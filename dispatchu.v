==> flow/design.v <==
module comparator(
  A,
  B,
  greater,
  less,
  same
  );
input [15:0] A;
input [15:0] B;
output greater;
output less;
output same;
assign greater=A>B;
assign same=A==B;
assign less=~(greater||same);  
endmodule
module dispatchu(
  CLK,
  MEMDAT,
  ADAT,
  BDAT,
  CDAT,
  addr,
  memOut,
  memWrite,
  Cout,
  cWrite,
  Asel,
  Bsel,
  Csel,
  intPipeOp,
  intPipeA,
  intPipeB,
  intPipeC
  );
input CLK;
input [15:0] MEMDAT;
input [15:0] ADAT;
input [15:0] BDAT;
input [15:0] CDAT;
output [31:0] addr;
output [15:0] memOut;
output memWrite;
output [15:0] Cout;
output cWrite;
output [2:0] Asel;
output [2:0] Bsel;
output [2:0] Csel;
output [3:0] intPipeOp;
output [2:0] intPipeA;
output [2:0] intPipeB;
output [2:0] intPipeC;
reg stkpInc, stkpDec, stkpWrite;
wire [31:0] ABBus;
wire [31:0] stkPtrBus;
pointer stackPointer(CLK, stkpInc, stkpDec, ABBus, stkpWrite, stkPtrBus);
reg pcWrite;
wire pcInc, pcDec;
wire [31:0] PCBus;
wire [31:0] pcInputBus [1:0];
wire [31:0] extendedMemoryInputBus;  
assign extendedMemoryInputBus[31:16]=0;
assign extendedMemoryInputBus[15:0]=MEMDAT;
assign pcInputBus[0]=ABBus;
assign pcInputBus[1]=extendedMemoryInputBus;
reg pcInputSel;
pointer programCounter(CLK, pcInc, pcDec, pcInputBus[pcInputSel], pcWrite, PCBus);
assign ABBus[31:16]=ADAT;
assign ABBus[15:0]=BDAT;
reg [15:0] memOutReg;
assign memOut=memOutReg;
wire [31:0] addrMux[0:2];
assign addrMux[0]=PCBus;
assign addrMux[1]=ABBus;
assign addrMux[2]=stkPtrBus;
reg [1:0] addrMuxSelector;
assign addr=addrMux[addrMuxSelector];
reg [15:0] curVals;
wire [6:0] op;
wire [2:0] a;
wire [2:0] b;
wire [2:0] c;
assign op=curVals[15:9];
assign a=curVals[8:6];
assign b=curVals[5:3];
assign c=curVals[2:0];
assign Asel=a;
assign Bsel=b;
assign Csel=c;
assign intPipeA=a;
assign intPipeB=b;
assign intPipeC=c;
wire [15:0] cOutMux[2:0];
reg [1:0] cSelector;
assign cOutMux[0]=MEMDAT;
assign cOutMux[1]=curVals[14:0];
assign cOutMux[2]=stkPtrBus[15:0];
assign Cout=cOutMux[cSelector];
wire load, store, branch, cmp, stack, ldl, call, intOp;
optyper ot(op, load, store, branch, cmp, stack, ldl); 
assign intOp=(~load)&&(~store)&&(~branch)&&(~cmp)&&(~stack)&&(~ldl);
wire [3:0] intPipeOpSelector[3:0];
assign intPipeOpSelector[0]=0;
assign intPipeOpSelector[1]=op[3:0];
assign intPipeOp=intPipeOpSelector[intOp];
wire fetchNextOp;
assign fetchNextOp=intOp;
wire greater, less, same;
comparator comp(ADAT, BDAT, greater, less, same);
reg gFlag, lFlag, sFlag;
reg memWriteReg;
assign memWrite=memWriteReg;
reg stateReg;
reg cWriteReg;
assign cWrite=cWriteReg;
assign pcInc=~stateReg&&fetchNextOp;
assign pcDec=0;
always@(posedge CLK) begin
  if(stateReg) begin  
    stateReg<=1'b0;
    addrMuxSelector<=0;
    if(op!=44&&op!=45) begin
      curVals<=0;  
    end
    if(op==44) begin  
    end
    else if(op==45) begin  
      pcWrite<=0;
    end
    else if(stack) begin  
      if(store) begin
	memWriteReg<=0;
	stkpDec<=0;
      end
      else begin
	stkpInc<=0;
	cWriteReg<=1;
      end
    end
    else if(~stack) begin
      if(store) begin
	memWriteReg<=0;
      end
      else begin  
	cWriteReg<=0;
      end
    end
  end  
  else begin 
    if(fetchNextOp) begin
      addrMuxSelector<=2'b00;
      curVals<=MEMDAT;
      cWriteReg<=0;
      stkpWrite<=0;
      pcInputSel<=0;
    end
    else if(ldl) begin
      curVals<=0; 
      cSelector<=1;
      cWriteReg<=1;
    end
    else if(cmp) begin
      curVals<=0; 
      gFlag<=greater;
      lFlag<=less;
      sFlag<=same;
    end
    else if(branch) begin
      if(op==51) begin 
	pcWrite<=1;
	curVals<=0;  
      end
      else if(op==52) begin  
	if(same) begin
	  pcWrite<=1;
	  curVals<=0;  
	end
	else begin
	  curVals<=MEMDAT;
	end
      end
      else if(op==53) begin  
	if(greater) begin
	  pcWrite<=1;
	  curVals<=0;
	end
	else begin
	  curVals<=MEMDAT;
	end
      end
      else if(op==54) begin  
	if(less) begin
	  pcWrite<=1;
	  curVals<=0;
	end
	else begin
	  curVals<=MEMDAT;
	end
      end
    end
    else if(op==40) begin  
      cSelector<=2;
      cWriteReg<=1;
      curVals<=0;
    end
    else if(op==41) begin  
      stkpWrite<=1;
      curVals<=0;
    end
    else if(op==44) begin  
      addrMuxSelector<=2'b10;
      stkpDec<=1;
      memOutReg<=PCBus[15:0];  
      memWriteReg<=1;
    end
    else if(op==55) begin  
      stkpInc<=1;
      addrMuxSelector<=2'b10;
      pcInputSel<=1;  
      pcWrite<=1;
      curVals<=MEMDAT;
    end
    else if(stack) begin
      stateReg<=1;
      addrMuxSelector<=2'b10;
      if(store) begin
	memWriteReg<=1'b1;
	stkpDec<=1;
	memOutReg<=CDAT;
      end
      else begin
	stkpInc<=1;
      end
    end
    else if(~stack) begin
      stateReg<=1;
      addrMuxSelector<=2'b01;
      if(store) begin
	memWriteReg<=1'b1;
	memOutReg<=CDAT;
      end
      else begin
	cSelector<=0;
	cWriteReg<=1;
      end
    end
  end  
end
initial begin
  curVals<=0;
  addrMuxSelector<=0;
  stateReg<=0;
  memWriteReg<=0;
  memOutReg<=0;
  cSelector<=0;
  cWriteReg<=0;
  pcWrite<=0;
end
endmodule
module optyper(
	OP,
	load,
	store,
	branch,
	cmp,
	stack,
	ldl 
	);
input [6:0] OP;
output load;
output store;
output branch;
output cmp;
output stack;
output ldl;
assign ldl=(OP==64)||stack;
assign stack=(OP>39)&&(OP<47);
assign branch=(OP>50)&&(OP<55);
assign load=(OP==60)||(OP==43);
assign store=(OP==61)||(OP==42);
assign cmp=(OP==50);
endmodule
module pointer(
	CLK,
	INCREMENT,
	DECREMENT,
	NEWV,
	WRITE,
	out
	);
input CLK;
input INCREMENT;
input DECREMENT;
input [31:0] NEWV;
input WRITE;
output [31:0] out;
reg [31:0] val;
assign out=val;
always@(negedge CLK) begin
	if(~WRITE&&INCREMENT) begin
		val<=val+1;
	end
	else if(~WRITE&&DECREMENT) begin
	  val<=val-1;
	end
	else if(WRITE) begin
		val<=NEWV;
	end
end
initial begin
	val=0;
end
endmodule
======== Tool chain data of dispatchu ========
The steps from the RTL of dispatchu to its reports follow in flow order.
Line numbers count from 1 in the design file above.
Operators: Yosys type, input widths -> output width; for muxes data width and select width s.
Cell names lack the library's common part.
The mark n/a stands for no value.
set-up
  design top .............................. dispatchu
  clock input ............................. CLK
  standard-cell library ................... sky130hd
  corner .................................. tt_025C_1v80

======== Word-level counts ========
Yosys after proc, flatten, opt, wreduce and memory -nomap, before mapping. Print and check cells are not counted. Equal cells are merged and count once.
operators by class
  $add $sub $neg .......................... 3
  magnitude comparators ................... 5
  equal/unequal tests ..................... 68
  multiplexer cells ....................... 121
  bitwise operators ....................... 14
  reductions and logical operators ........ 43
operator list
  operator               number
  $mux 16                20
  $mux 32                5
  $eq 7x6->1 const B     14
  $pmux 32 s3            1
  $mux 1                 81
  $add 32x1->32 const B  2
  $pmux 32 s2            1
  $pmux 16 s3            1
  $ne 2x2->1 const B     19
  $sub 32x1->32 const B  1
  $reduce_and 9->1       3
  $reduce_and 13->1      2
  $mux 2                 11
  $gt 16x16->1           1
  $eq 16x16->1           1
  $ne 3x2->1 const B     5
  $ne 5x4->1 const B     3
  $not 1->1              14
  $gt 7x6->1 const B     2
  $lt 7x6->1 const B     2
  $ne 7x6->1 const B     2
  $logic_and 1x1->1      12
  $reduce_and 12->1      1
  $reduce_bool 2->1      6
  $ne 3x3->1 const B     4
  $ne 6x6->1 const B     2
  $reduce_and 11->1      1
  $reduce_bool 10->1     1
Not listed: further kinds 22, cells in them 36.
word-level totals
  register bits ........................... 108
  input bits .............................. 65
  output and inout port bits .............. 88
  elaborated cells ........................ 268

======== Logic depth ========
Longest topological path by Yosys (ltp), each cell counted once; first at word level (registers and memories cut), then after technology mapping (sequential cells cut; the memories' decode and read muxes count).
depth
  word-level depth ........................ 13
  ABC_AREA ................................ 0
  mapped depth ............................ 9
  depth with buffers taken out ............ 8

======== Netlist ========
Source: synth_stat.txt of the flow (Yosys; design flattened, memories mapped). It holds for the ABC_AREA given above (unset counts as 0); a run with the other value may have another netlist.
cell types
  type      number  total area (um^2)
  edfxtp_1  105     3.15E+03
  o21ai_0   97      485.466
  a22oi_1   57      427.91
  nand2_1   109     409.142
  nand3_1   62      310.298
  ha_1      23      287.776
  a21oi_1   57      285.274
  clkbuf_1  71      266.506
  xor2_1    28      245.235
  nor2_1    60      225.216
  mux2_2    18      202.694
  xnor2_1   17      148.893
  buf_4     18      135.13
  mux2i_1   13      130.125
  inv_1     33      123.869
  o22ai_1   19      118.864
  nand4_1   18      112.608
  nor3_1    22      110.106
Not listed: further types 52, cells in them 171.
synthesis totals
  cell count .............................. 998
  chip area (Yosys) ....................... 8493.1 um^2
  area of sequential cells ................ 3213.1 um^2
  flip-flops .............................. 108
  buffers ................................. 97
By module: a second synthesis without flattening, with its own total; a netlist apart from the flattened one above.
unflattened totals
  cell total of the unflattened synthesis .. 1210
  area total of the unflattened synthesis .. 10262.3 um^2
Each row is one instance without its submodules.
by module
  module      times used  cells  area (um^2)  sequential area (um^2)
  pointer     2           359    3000.4       960.9
  dispatchu   1           413    3698.5       1291.2
  comparator  1           59     435.4        0.0
  optyper     1           20     127.6        0.0

2 stored runs of dispatchu in the flow (synthesis by Yosys, layout by OpenROAD, sky130hd cells), in arbitrary order. Constraints: input delay and output delay 20% of the set period each, output load 0.01 pF.
"overall power" is the tool's figure for a default switching activity; nothing was simulated.

======== run 1 ========
==> flow/run.sh <==
#!/bin/bash
# the make line also repeats the synthesis and layout settings of config.mk as NAME=value (left out here)
make -C /OpenROAD-flow-scripts/flow DESIGN_CONFIG=/design/flow/config.mk WORK_HOME=/design/flow/orfs CLKGATE_MAP_FILE= finish
==> flow/config.mk <==
export PLATFORM = sky130hd
export DESIGN_NAME = dispatchu
export DESIGN_NICKNAME = dispatchu
export VERILOG_FILES = /design/flow/design.v
export SDC_FILE = /design/flow/constraint.sdc
export NUM_CORES = 4
export LEC_CHECK = 0
export CAP_MARGIN = 20
export CORE_ASPECT_RATIO = 0.71
export CORE_MARGIN = 2
export CORE_UTILIZATION = 57
export CTS_CLUSTER_SIZE = 45
export GPL_TIMING_DRIVEN = 0
export MAX_ROUTING_LAYER = met4
export PLACE_DENSITY_LB_ADDON = 0.03
export SETUP_SLACK_MARGIN = 1.79
export SLEW_MARGIN = 15
==> flow/constraint.sdc <==
create_clock -name core_clock -period 8.64 [get_ports {CLK}]
set_input_delay 1.7280 -clock core_clock [delete_from_list [all_inputs] [get_ports {CLK}]]
set_output_delay 1.7280 -clock core_clock [all_outputs]
set_load 0.01 [all_outputs]

-------- measured, run 1 --------
  Yosys chip area after synthesis ......... 8493.1 um^2
  overall die area ........................ 15907.0 um^2
  standard-cell area of the final layout .. 11750.0 um^2
  final design utilization ................ 80.8 %
  smallest setup slack .................... 0.977 ns
  total negative setup slack .............. 0.000 ns
  smallest hold slack ..................... 0.559 ns
  overall power ........................... 4287 µW

======== run 2 ========
==> flow/run.sh <==
#!/bin/bash
# the make line also repeats the synthesis and layout settings of config.mk as NAME=value (left out here)
make -C /OpenROAD-flow-scripts/flow DESIGN_CONFIG=/design/flow/config.mk WORK_HOME=/design/flow/orfs CLKGATE_MAP_FILE= finish
==> flow/config.mk <==
export PLATFORM = sky130hd
export DESIGN_NAME = dispatchu
export DESIGN_NICKNAME = dispatchu
export VERILOG_FILES = /design/flow/design.v
export SDC_FILE = /design/flow/constraint.sdc
export NUM_CORES = 4
export LEC_CHECK = 0
export ABC_AREA = 1
export CAP_MARGIN = 25
export CELL_PAD_IN_SITES_DETAIL_PLACEMENT = 0
export CORE_MARGIN = 2
export CORE_UTILIZATION = 19
export GPL_TIMING_DRIVEN = 1
export PLACE_DENSITY_LB_ADDON = 0.03
export SLEW_MARGIN = 20
export TNS_END_PERCENT = 10
==> flow/constraint.sdc <==
create_clock -name core_clock -period 3.1 [get_ports {CLK}]
set_input_delay 0.6200 -clock core_clock [delete_from_list [all_inputs] [get_ports {CLK}]]
set_output_delay 0.6200 -clock core_clock [all_outputs]
set_load 0.01 [all_outputs]

-------- measured, run 2 --------
  Yosys chip area after synthesis ......... 9587.9 um^2
  overall die area ........................ 52276.2 um^2
  standard-cell area of the final layout .. 14994.4 um^2
  final design utilization ................ 30.0 %
  smallest setup slack .................... -0.528 ns
  total negative setup slack .............. -40.429 ns
  smallest hold slack ..................... 0.592 ns
  overall power ........................... 13544 µW
