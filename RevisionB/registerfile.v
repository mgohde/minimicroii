==> flow/design.v <==
module registerfile(
	clk,
	rst,
	as1,
	bs1,
	cs1,
	cw1,
	cd1,
	as2,
	bs2,
	cs2,
	cw2,
	cd2,
	AD1,
	BD1,
	CD1,
	WT1,
	AD2,
	BD2,
	CD2,
	WT2
	);
input clk;
input rst;
input [2:0] as1;
input [2:0] bs1;
input [2:0] cs1;
input cw1;
input [15:0] cd1;
output [15:0] AD1;
output [15:0] BD1;
output [15:0] CD1;
output WT1;  
input [2:0] as2;
input [2:0] bs2;
input [2:0] cs2;
input cw2;
input [15:0] cd2;
output [15:0] AD2;
output [15:0] BD2;
output [15:0] CD2;
output WT2;  
reg [15:0] rDat [0:7];
assign AD1=rDat[as1];
assign AD2=rDat[as2];
assign BD1=rDat[bs1];
assign BD2=rDat[bs2];
assign CD1=rDat[cs1];
assign CD2=rDat[cs2];
assign WT1=(cs1==cs2)&&cw2;
assign WT2=(cs1==cs2)&&cw1;
always@(posedge clk or posedge rst) begin
	if(rst) begin
		rDat[0]<=0;
		rDat[1]<=0;
		rDat[2]<=0;
		rDat[3]<=0;		
		rDat[4]<=0;
		rDat[5]<=0;	
		rDat[6]<=0;
		rDat[7]<=0;
	end
	else begin
		if(cw1&&~WT1) begin
			rDat[cs1]<=cd1;
		end
		if(cw2&&~WT2) begin
			rDat[cs2]<=cd2;
		end
	end
end
endmodule
# Tool chain data of registerfile
# What the tools print for registerfile, step after step.
# Lines are those of the file above, counted from 1.
# A cell with n/a has no value.
# design
design	registerfile
clock	clk
library	sky130hd
lib_corner	tt_025C_1v80

# After elaboration
# Source: Yosys, flattened and elaborated. Widths are those after wreduce; folded enables and synchronous resets count as part of the registers. Registers that Yosys merges into a memory's read port (data or address) are not register bits. Print and check cells do not count. Equal cells are merged and count once.
# classes
reduce_logical	10
n_eq	43
bitwise	2
muxes	38
# op_table
operator	n
parallel mux 16 bit (select 8 bit)	6
2-to-1 mux 16 bit	32
== test 3 bit (second input constant)	24
== test 3 x 2 -> 1 bit (second input constant)	12
== test 3 x 1 -> 1 bit (second input constant)	6
zero test 3 bit	6
logical AND 1 bit	4
== test 3 bit	1
NOT 1 bit	2
# bits
ff_bits	128
wordCells	101
out_inout_bits	98

# Longest topological paths
# Yosys ltp: most cells in a row. Word level: on the elaborated netlist, between registers, memories and ports. Mapped: between sequential cells and ports; inverters and the memories' decode and read muxes count.
# logic_depth
depth_word	7
abc_area	0
mapped_depth	8
depth_no_buf	6

# Netlist
# Source: synth_stat.txt of the flow (Yosys; design flattened, memories mapped). It holds for the ABC_AREA given above (unset counts as 0); a run with the other value may have another netlist.
# by_type
cell_type	n	area_total_um2
sky130_fd_sc_hd__dfrtp_1	128	3.2E+03
sky130_fd_sc_hd__mux4_2	60	1.35E+03
sky130_fd_sc_hd__nor2_1	273	1.02E+03
sky130_fd_sc_hd__a21oi_1	162	810.778
sky130_fd_sc_hd__a221oi_1	90	788.256
sky130_fd_sc_hd__a22oi_1	88	660.634
sky130_fd_sc_hd__mux2i_1	65	650.624
sky130_fd_sc_hd__mux2_2	50	563.04
sky130_fd_sc_hd__nand2_1	118	442.925
sky130_fd_sc_hd__clkbuf_1	114	427.91
sky130_fd_sc_hd__o21ai_0	49	245.235
sky130_fd_sc_hd__a22o_1	26	227.718
sky130_fd_sc_hd__a31oi_1	29	181.424
sky130_fd_sc_hd__buf_2	31	155.149
sky130_fd_sc_hd__inv_1	35	131.376
sky130_fd_sc_hd__o221ai_1	15	131.376
sky130_fd_sc_hd__o21a_1	17	127.622
sky130_fd_sc_hd__nor2b_1	20	125.12
# Not listed: further types 36, cells in them 171.
# mapped
seq_area_um2	3203.1
stdcells	1541
buf_cells	178
flip_flops	128
mapped_area_um2	12363.1

# Path before layout
# Path of least setup slack by OpenSTA after synthesis, without wires, with an ideal clock, recovery checks aside; 20% of the period is set as input and as output delay. Where synthesis merged equal registers, the netlist keeps one of their names.
# synth_timing
path_type	input-to-output
start	in bs1[1]
end	out BD1[11]
in_delay_ns	0.916
path_stages	7
path_delay_ns	1.494
arrival_ns	2.410
required_ns	3.664
clock_period_ns	4.58
output_delay_ns	0.916
setup_slack_ns	1.254
n_path_buf	3
t_first_pin_ns	0.916
synth_period_reached_ns	3.326
# "path_delay_ns" is the arrival time less input delay plus setup time.
# A path that ends at an output port has no setup time.
# "path_stages" counts driving pins, that of a launching flip-flop among them; a cell with two outputs on the path counts twice.
# "synth_period_reached_ns" = period - worst setup slack (recovery checks aside). The figure is calculated, with input and output delays left at 20% of the set period.
# The rows between start and end are the longest chain of elaborated cells between them; the timing report does not say that the signal goes this way. Where chains are equally long, one stands for them.
# A line is the first line of the expression or statement that the cell stems from. Yosys adds cells for indexed reads and writes and turns some case tables into memories.
# synth_between
cell_sequence	sky130_fd_sc_hd__clkbuf_1 sky130_fd_sc_hd__clkbuf_1 sky130_fd_sc_hd__clkbuf_1 sky130_fd_sc_hd__nor2_1 sky130_fd_sc_hd__nand2_1 sky130_fd_sc_hd__nor2_1 sky130_fd_sc_hd__a31oi_1
elab_chain_cells	2
cone_cells	9
cone_lines	1
# synth_lines
element	line	rtl
from (decl)	26	input [2:0] bs1;
== test 3 bit	46	assign BD1=rDat[bs1];
parallel mux 16 bit (select 8 bit)	46
to (decl)	31	output [15:0] BD1;

# module registerfile, platform sky130hd, 2 stored runs of the flow under differing settings, order arbitrary. Input and output delays are each 20% of the period that was set; the output load is 0.01 pF.
# A setting shown as - is not set for that run.
setting or result,run 1,run 2
period_ns,2.3,2.33
CORE_UTILIZATION,58,55
SETUP_SLACK_MARGIN,0.31,0.3
PLACE_DENSITY_LB_ADDON,0.14,0.14
CORE_ASPECT_RATIO,1.48,-
CORE_MARGIN,10,2
GPL_TIMING_DRIVEN,1,-
GPL_ROUTABILITY_DRIVEN,0,1
MAX_ROUTING_LAYER,met5,met5
CAP_MARGIN,20,20
SLEW_MARGIN,20,20
CELL_PAD_IN_SITES_GLOBAL_PLACEMENT,-,3
TNS_END_PERCENT,-,20
MIN_ROUTING_LAYER,-,met1
# Run 1: no results, routing failed with DPL-0038
# Run 2: no results, placement failed with FLW-0024
